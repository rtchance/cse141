==> flow/design.v <==
package definitions;
  typedef enum logic [2:0] {
    lslOP = 3'd0,
    lsrOP = 3'd1,
    andOP = 3'd2,
    orOP  = 3'd3,
    subOP = 3'd4,
    seqOP = 3'd5,
    sltOP = 3'd6,
    notOP = 3'd7
  } ALU_op_name;
endpackage
module instr_fetch (
  input CLK,
  input Start,
  input [15:0] Start_Address,
  input Halt,
  input Branch,
  input BranchCond,
  input signed [7:0] Offset,
  output logic [15:0] PC
);
  always_ff @(posedge CLK) begin
    if (Start)
      PC <= Start_Address;
    else if (Halt)
      PC <= PC;
    else if (Branch || BranchCond)
      PC <= PC + Offset;
    else
      PC <= PC + 1;
  end
endmodule
# == Reports on instr_fetch ==
# What the tools print for instr_fetch, step after step.
# Line numbers count from 1 in the design file above.
# Cell names lack the library's common part.
# Not given: n/a
# design
design,instr_fetch
clk_port,CLK
library,sky130hd
lib_corner,tt_025C_1v80

# == Word level ==
# Yosys after proc, flatten, opt, wreduce and memory -nomap, before mapping. Memory bits, and registers merged into a memory's read port (data or address), are not among the register bits. Print and check cells are not counted. Equal cells are merged and count once.
# classes
equal,1
addsub,2
n_mux,3
reduce_logical,1
# ops
op,n
16-bit two-way mux,3
16-bit by 1-bit adder with 16-bit output with constant B,1
16-bit by 8-bit adder with 16-bit output,1
2-bit != test with constant B,1
1-bit logical OR,1
# word_totals
ff_bits,16
in_bits,29
out_inout_bits,16

# == Logic depth ==
# Yosys ltp: most cells in a row. Word level: on the elaborated netlist, between registers, memories and ports. Mapped: between sequential cells and ports; inverters and the memories' decode and read muxes count.
# depth
depth_word,4
ABC_AREA,0
depth_mapped,8
ltp_nobuf,8

# == Netlist ==
# The flow's flattened synthesis, as Yosys stat reports it; memories are mapped. The netlist is that of the ABC_AREA named above (0 if unset); the other value can give another one.
# The area totals of this step are shown rounded.
# mapped
mapped_area_um2,1380
sequential_area_um2,480
stdcells,150
ff_cells,16
# types
cell_type,n,area_total_um2
edfxtp_1,16,480.461
ha_1,8,100.096
nor2b_1,13,81.328
nand3_1,14,70.067
o21ai_0,9,45.043
nand2_1,11,41.29
a211o_1,4,35.034
a21oi_1,7,35.034
mux2_2,3,33.782
nand2b_1,5,31.28
a211oi_1,4,30.029
a21o_1,3,22.522
a22oi_1,3,22.522
o21a_1,3,22.522
fa_1,1,20.019
nor3_1,4,20.019
and3_1,3,18.768
nor2_1,5,18.768
# Other cell types: 27; their cells: 34.

# == Path before layout ==
# OpenSTA on the mapped netlist: ideal clock, no wires. The path of least setup slack (recovery checks aside). Input and output delay are each 20% of the period. Register names are those of the netlist, which keeps one name where synthesis merged equal registers.
# synth_path
path_kind,input -> register
start,input port BranchCond
end,register PC[12]
period_ns,3.3
stages,8
slack_ns,0.620
arrival_time_ns,2.414
required_time_ns,3.035
delay_ns,2.019
period_less_setup_slack_ns,2.68
# "delay_ns" = arrival - input delay + setup time.
# "stages" counts driving pins, that of a launching flip-flop among them; a cell with two outputs on the path counts twice.
# "period_less_setup_slack_ns" = period - worst setup slack (recovery checks aside). The figure is calculated, with input and output delays left at 20% of the set period.
# The rows between start and end are the longest chain of elaborated cells between them; the timing report does not say that the signal goes this way. Where chains are equally long, one stands for them.
# A line is the first line of the expression or statement that the cell stems from. Yosys adds cells for indexed reads and writes and turns some case tables into memories.
# A register here has more assigning lines than the two given.
# synth_via
cell_sequence,nor2_1 > or2_2 > ha_1 > fa_1 > a211o_1 > and3_1 > o2111ai_1 > nand3_1
elab_chain_cells,4
cone_cells,4
cone_lines,3
classes_between,mux (3); reduce/logical (1)
# synth_rtl
element,line,text
start: declaration,19,"input BranchCond,"
1-bit logical OR,28,else if (Branch || BranchCond)
16-bit two-way mux,28,
16-bit two-way mux,26,else if (Halt)
16-bit two-way mux,24,if (Start)
end: assignment,25,PC <= Start_Address;
end: assignment,29,PC <= PC + Offset;
end: declaration,21,output logic [15:0] PC

# == Worst path after layout ==
# From the final timing report of flow run A: the path of least setup slack in the routed layout; clock arrival at registers is part of the times.
# layout_path
path_kind,input -> register
start,input port Branch
end,register PC[12]
slack_ns,0.05
period_ns,2.76
required_time_ns,2.79
arrival_time_ns,2.75
stages,9
# The rows between start and end are the longest chain of elaborated cells between them; the timing report does not say that the signal goes this way. Where chains are equally long, one stands for them.
# A register here has more assigning lines than the two given.
# layout_via
cell_sequence,clkdlybuf4s50_1 > nor2_1 > or2_2 > ha_1 > fa_2 > a211o_1 > and3_1 > o2111ai_1 > nand3_1
elab_chain_cells,4
cone_cells,4
cone_lines,3
classes_between,mux (3); reduce/logical (1)
# layout_rtl
element,line,text
start: declaration,18,"input Branch,"
1-bit logical OR,28,else if (Branch || BranchCond)
16-bit two-way mux,28,
16-bit two-way mux,26,else if (Halt)
16-bit two-way mux,24,if (Start)
end: assignment,25,PC <= Start_Address;
end: assignment,29,PC <= PC + Offset;
end: declaration,21,output logic [15:0] PC

# Top module instr_fetch; platform sky130hd; tools Yosys and OpenROAD; 2 stored runs in no particular order. Input and output delays are each 20% of the period that was set; the output load is 0.01 pF.
# "achievedPeriod_ns" = clock period - worst setup slack. The figure is calculated, with input and output delays left at 20% of the set period.
# By "critical_path_time_ns" is meant the share of the clock period that the worst setup path is allowed (20% is reserved at inputs, 20% at outputs), minus its slack. Clock arrival times at its registers enter into it.
# By "fin_power_w" is meant OpenSTA's value without simulated activity: inputs other than the clock are taken to toggle once in ten clock periods, and the tool carries that through the logic.
# Results are given in rounded form.
# A setting shown as -- is not set for that run.
name,flow run A,flow run B
period_ns,2.76,3.35
CAP_MARGIN,20,20
CORE_MARGIN,2,2
CORE_UTILIZATION,40,56
SLEW_MARGIN,20,20
PLACE_DENSITY_LB_ADDON,--,0.09
CORE_ASPECT_RATIO,--,0.96
TNS_END_PERCENT,--,5
GPL_TIMING_DRIVEN,--,0
MIN_ROUTING_LAYER,--,met1
critical_path_time_ns,2.16,2.37
timing.worst_path_kind,input -> register,input -> register
timing.hold.ws_ns,0.738,0.718
fin_power_w,0.00109,0.000836
achievedPeriod_ns,2.715,3.040
final_cell_area_um2,2060,1880
ws_setup_ns,0.045,0.310
layout_utilization_frac,0.616,0.812
synthArea_um2,1380,1380
design_die_area_um2,3940,2880
setup_tns_ns,0.000,0.000
