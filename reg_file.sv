==> flow/design.v <==
package definitions;
  typedef enum logic [2:0] {
    lslOP = 3'd0,
    lsrOP = 3'd1,
    andOP = 3'd2,
    orOP  = 3'd3,
    subOP = 3'd4,
    seqOP = 3'd5,
    sltOP = 3'd6,
    notOP = 3'd7
  } ALU_op_name;
endpackage
module reg_file (
  input CLK,
  input REGWRITE,
  input SETSRC,
  input SETDEST,
  input MOV,
  input [2:0] rt_index,
  input [7:0] write_value,
  output logic [7:0] rs,
  output logic [7:0] rt
);
  logic [7:0] registers [16];
  logic [2:0] src_register;
  logic [2:0] dest_register;
  always_comb rs = registers[src_register];
  always_comb rt = registers[rt_index];
  always_ff @ (posedge CLK) begin
    if (REGWRITE && !SETSRC && !SETDEST && !MOV) begin
      registers[dest_register] <= write_value;
    end
    else if (REGWRITE && !SETSRC && !SETDEST && MOV) begin
      registers[7] <= write_value;
    end
    else if (!REGWRITE && SETSRC && !SETDEST && !MOV) begin
      src_register <= rt_index;
    end
    else if (!REGWRITE && !SETSRC && SETDEST && !MOV) begin
      dest_register <= rt_index;
    end
  end
endmodule
## Step by step through the tools: reg_file

The steps from the RTL of reg_file to its reports follow in flow order.
Lines are those of the file above, counted from 1.
Cell names lack the library's common part.
The mark -- stands for no value.

| set-up | value |
|---|---|
| top module | reg_file |
| clock port | CLK |
| cell library | sky130hd |
| library corner | tt_025C_1v80 |

## After elaboration

Yosys after proc, flatten, opt, wreduce and memory -nomap, before mapping. Print and check cells are not counted. Equal cells are merged and count once.
Yosys's memory passes give these memory sizes; they may raise the number of words (mostly to a power of two), join words into wider ones and drop unused or constant bits.

| bit counts | value |
|---|---|
| register bits | 6 |
| memory bits (writable) | 128 |
| word width x clocked read ports | 8 |
| memories | 1 |
| output and inout port bits | 16 |
| cells after elaboration | 34 |

| cells by class | value |
|---|---|
| muxes and demuxes | 11 |
| bitwise gates (word level) | 3 |
| reduce/logical cells | 17 |

Memory list:

| name | depth | width | read ports | write ports | RTL line | source |
|---|---|---|---|---|---|---|
| registers | 16 | 8 | 2 | 1 | 24 | `logic [7:0] registers [16];` |

Operator list:

| cell | number |
|---|---|
| 8-bit two-way mux | 4 |
| 1-bit logical AND | 10 |
| 8-bit OR reduction | 1 |
| 4-bit two-way mux | 2 |
| 1-bit zero test | 4 |
| 4-bit AND reduction | 1 |
| 1-bit two-way mux | 4 |
| 1-bit inverter | 3 |
| 3-bit AND reduction | 1 |
| 3-bit two-way mux | 1 |

## Longest topological paths

Depth = most cells in a row (Yosys ltp): at word level without a register or memory, in the mapped netlist without a sequential cell, where the memories' decode and read muxes count.

| depth | value |
|---|---|
| depth after elaboration | 8 |
| ABC_AREA | 0 |
| gate-level depth with buffers | 4 |
| mapped depth without buffers | 2 |

## Netlist

The flow's flattened synthesis, as Yosys stat reports it; memories are mapped. The netlist is that of the ABC_AREA named above (0 if unset); the other value can give another one.
The area totals of this step are shown rounded.

Cells by type:

| cell | number | area in all (µm²) |
|---|---|---|
| edfxtp_1 | 70 | 2.1E+03 |
| mux4_1 | 29 | 761.981 |
| mux2_2 | 19 | 213.955 |
| mux4_2 | 3 | 67.565 |
| dfxtp_1 | 3 | 60.058 |
| buf_12 | 2 | 40.038 |
| nor4_1 | 4 | 25.024 |
| nor4b_4 | 1 | 23.773 |
| buf_6 | 2 | 22.522 |
| nor4b_1 | 2 | 17.517 |
| nor3_1 | 3 | 15.014 |
| clkbuf_1 | 3 | 11.261 |
| nand4bb_1 | 1 | 11.261 |
| buf_2 | 2 | 10.01 |
| or4b_2 | 1 | 10.01 |
| buf_1 | 2 | 7.507 |
| a31oi_1 | 1 | 6.256 |
| nand2b_1 | 1 | 6.256 |
| inv_1 | 1 | 3.754 |

| mapped netlist | value |
|---|---|
| standard cells after synthesis | 150 |
| chip area (Yosys) | 0.0034 mm² |
| flip-flops | 73 |

## Timing after synthesis

OpenSTA on the mapped netlist: ideal clock, no wires. The path of least setup slack (recovery checks aside). Input and output delay are each 20% of the period. Register names are those of the netlist, which keeps one name where synthesis merged equal registers.

| timing path post-synthesis | value |
|---|---|
| path kind | input to register |
| start point | input SETSRC |
| end point | memory registers[0][0] |
| clock period | 2.67 ns |
| external input delay | 0.534 ns |
| library setup time | 0.395 ns |
| time at the first pin | 0.534 ns |
| data arrival time | 2.090 ns |
| setup slack | 0.186 ns |
| delay of the path | 1.951 ns |
| stages | 2 |
| path buffers | 0 |
| synthesis period reached | 2.484 ns |

"delay of the path" is the arrival time less input delay plus setup time.
"stages": output pins that drive a net of the path, with the launching flip-flop's if there is one; two outputs of one cell count as two.
"synthesis period reached" is the clock period less the worst setup slack; recovery checks do not enter. This is arithmetic on one report: input and output delays are still those of the set period (20% each).
Between the ends stands the longest chain of elaborated cells between them, by number of cells; it is not shown to be the way that was timed. Of several equally long chains one is given.
Each line given opens the expression or statement behind the cell; cells for indexed reads and writes are added by Yosys, which also makes memories of some case tables.
Only ways into the end's enable, where the timed path ends, are counted here.

| on the way, post-synthesis | value |
|---|---|
| cell sequence | or4b_2 > nor4_1 |
| cells in the longest elaborated chain | 8 |
| elaborated cells on any way between the ends | 12 |
| classes of those cells | mux: 6; reduce/logical: 6 |

RTL lines, path post-synthesis:

| element | RTL line | source |
|---|---|---|
| from (decl) | 16 | `input SETSRC,` |
| 1-bit zero test | 33 | `else if (REGWRITE && !SETSRC && !SETDEST && MOV) begin` |
| 1-bit logical AND (3 in a row) | 33 |  |
| 1-bit two-way mux | 33 |  |
| 1-bit two-way mux | 30 | `if (REGWRITE && !SETSRC && !SETDEST && !MOV) begin` |
| 8-bit OR reduction | -- |  |
| 4-bit two-way mux | -- |  |
| to (decl) | 24 | `logic [7:0] registers [16];` |

## Worst path after layout

From the final timing report of stored run 1: the path of least setup slack in the routed layout; clock arrival at registers is part of the times.

| timing path post-layout | value |
|---|---|
| path kind | input to output |
| start point | input rt_index[0] |
| end point | output rt[3] |
| clock period | 4.43 ns |
| external input delay | 0.89 ns |
| time at the first pin | 0.89 ns |
| data arrival time | 3.06 ns |
| setup slack | 0.48 ns |
| stages | 5 |
| path buffers | 3 |

Between the ends stands the longest chain of elaborated cells between them, by number of cells; it is not shown to be the way that was timed. Of several equally long chains one is given.
A memory read counts as a cell of the chain, while the word-level depth stops at memories.

| on the way, post-layout | value |
|---|---|
| cell sequence | clkdlybuf4s50_1 > buf_4 > mux4_1 > mux2_2 > clkdlybuf4s50_1 |
| cells in the longest elaborated chain | 1 |
| elaborated cells on any way between the ends | 1 |
| classes of those cells | memory: 1 |

RTL lines, path post-layout:

| element | RTL line | source |
|---|---|---|
| from (decl) | 19 | `input [2:0] rt_index,` |
| memory read 16 x 8 bit | 24 | `logic [7:0] registers [16];` |
| to (decl) | 22 | `output logic [7:0] rt` |

==> results <==
Below are 2 stored runs of the flow (Yosys, OpenROAD; platform sky130hd) on reg_file, each with its settings and what was measured, unordered. Constraints: input delay and output delay 20% of the set period each, output load 0.01 pF.
By "period achieved" is meant the clock period of the run minus its worst setup slack. This is arithmetic on one report: input and output delays are still those of the set period (20% each).
By "critical setup path time" is meant the share of the clock period that the worst setup path is allowed (20% is reserved at inputs, 20% at outputs), minus its slack. Clock arrival times at its registers enter into it.
"total power after layout": no workload was simulated; the value follows from the tool's default switching activity.
Results are given in rounded form.

#### Stored run 1

| setting | value |
|---|---|
| period_ns | `4.43` |
| CORE_UTILIZATION | `34` |
| SETUP_SLACK_MARGIN | `0.07` |
| PLACE_DENSITY | `0.8` |
| HOLD_SLACK_MARGIN | `-0.04` |
| CORE_ASPECT_RATIO | `1.45` |
| CORE_MARGIN | `3` |
| CELL_PAD_IN_SITES_DETAIL_PLACEMENT | `2` |
| ABC_AREA | `0` |
| GPL_ROUTABILITY_DRIVEN | `1` |
| MAX_ROUTING_LAYER | `met5` |
| CAP_MARGIN | `20` |
| SLEW_MARGIN | `20` |

| result | value |
|---|---|
| synthesized cell area | 0.0034 mm² |
| die footprint | 0.011 mm² |
| utilization of the finished layout | 0.43 |
| worst setup slack after layout | 0.48 ns |
| final setup TNS | 0.000 ns |
| total power after layout | 1600 µW |
| period achieved | 3.945 ns |
| critical setup path time | 2.17 ns |
| kind of the worst setup path | input to output |

#### Stored run 2

| setting | value |
|---|---|
| period_ns | `3.36` |
| CORE_UTILIZATION | `31` |
| SETUP_SLACK_MARGIN | `0.51` |
| PLACE_DENSITY | `0.42` |
| CELL_PAD_IN_SITES_GLOBAL_PLACEMENT | `1` |
| TNS_END_PERCENT | `40` |
| GPL_TIMING_DRIVEN | `0` |
| CTS_CLUSTER_DIAMETER | `205` |
| SLEW_MARGIN | `25` |
| MAX_ROUTING_LAYER | `met5` |
| CAP_MARGIN | `20` |
| CORE_MARGIN | `2` |

| result | value |
|---|---|
| synthesized cell area | 0.0034 mm² |
| die footprint | 0.012 mm² |
| utilization of the finished layout | 0.41 |
| worst setup slack after layout | 0.49 ns |
| final setup TNS | 0.000 ns |
| total power after layout | 2100 µW |
| period achieved | 2.867 ns |
| critical setup path time | 1.52 ns |
| kind of the worst setup path | input to output |
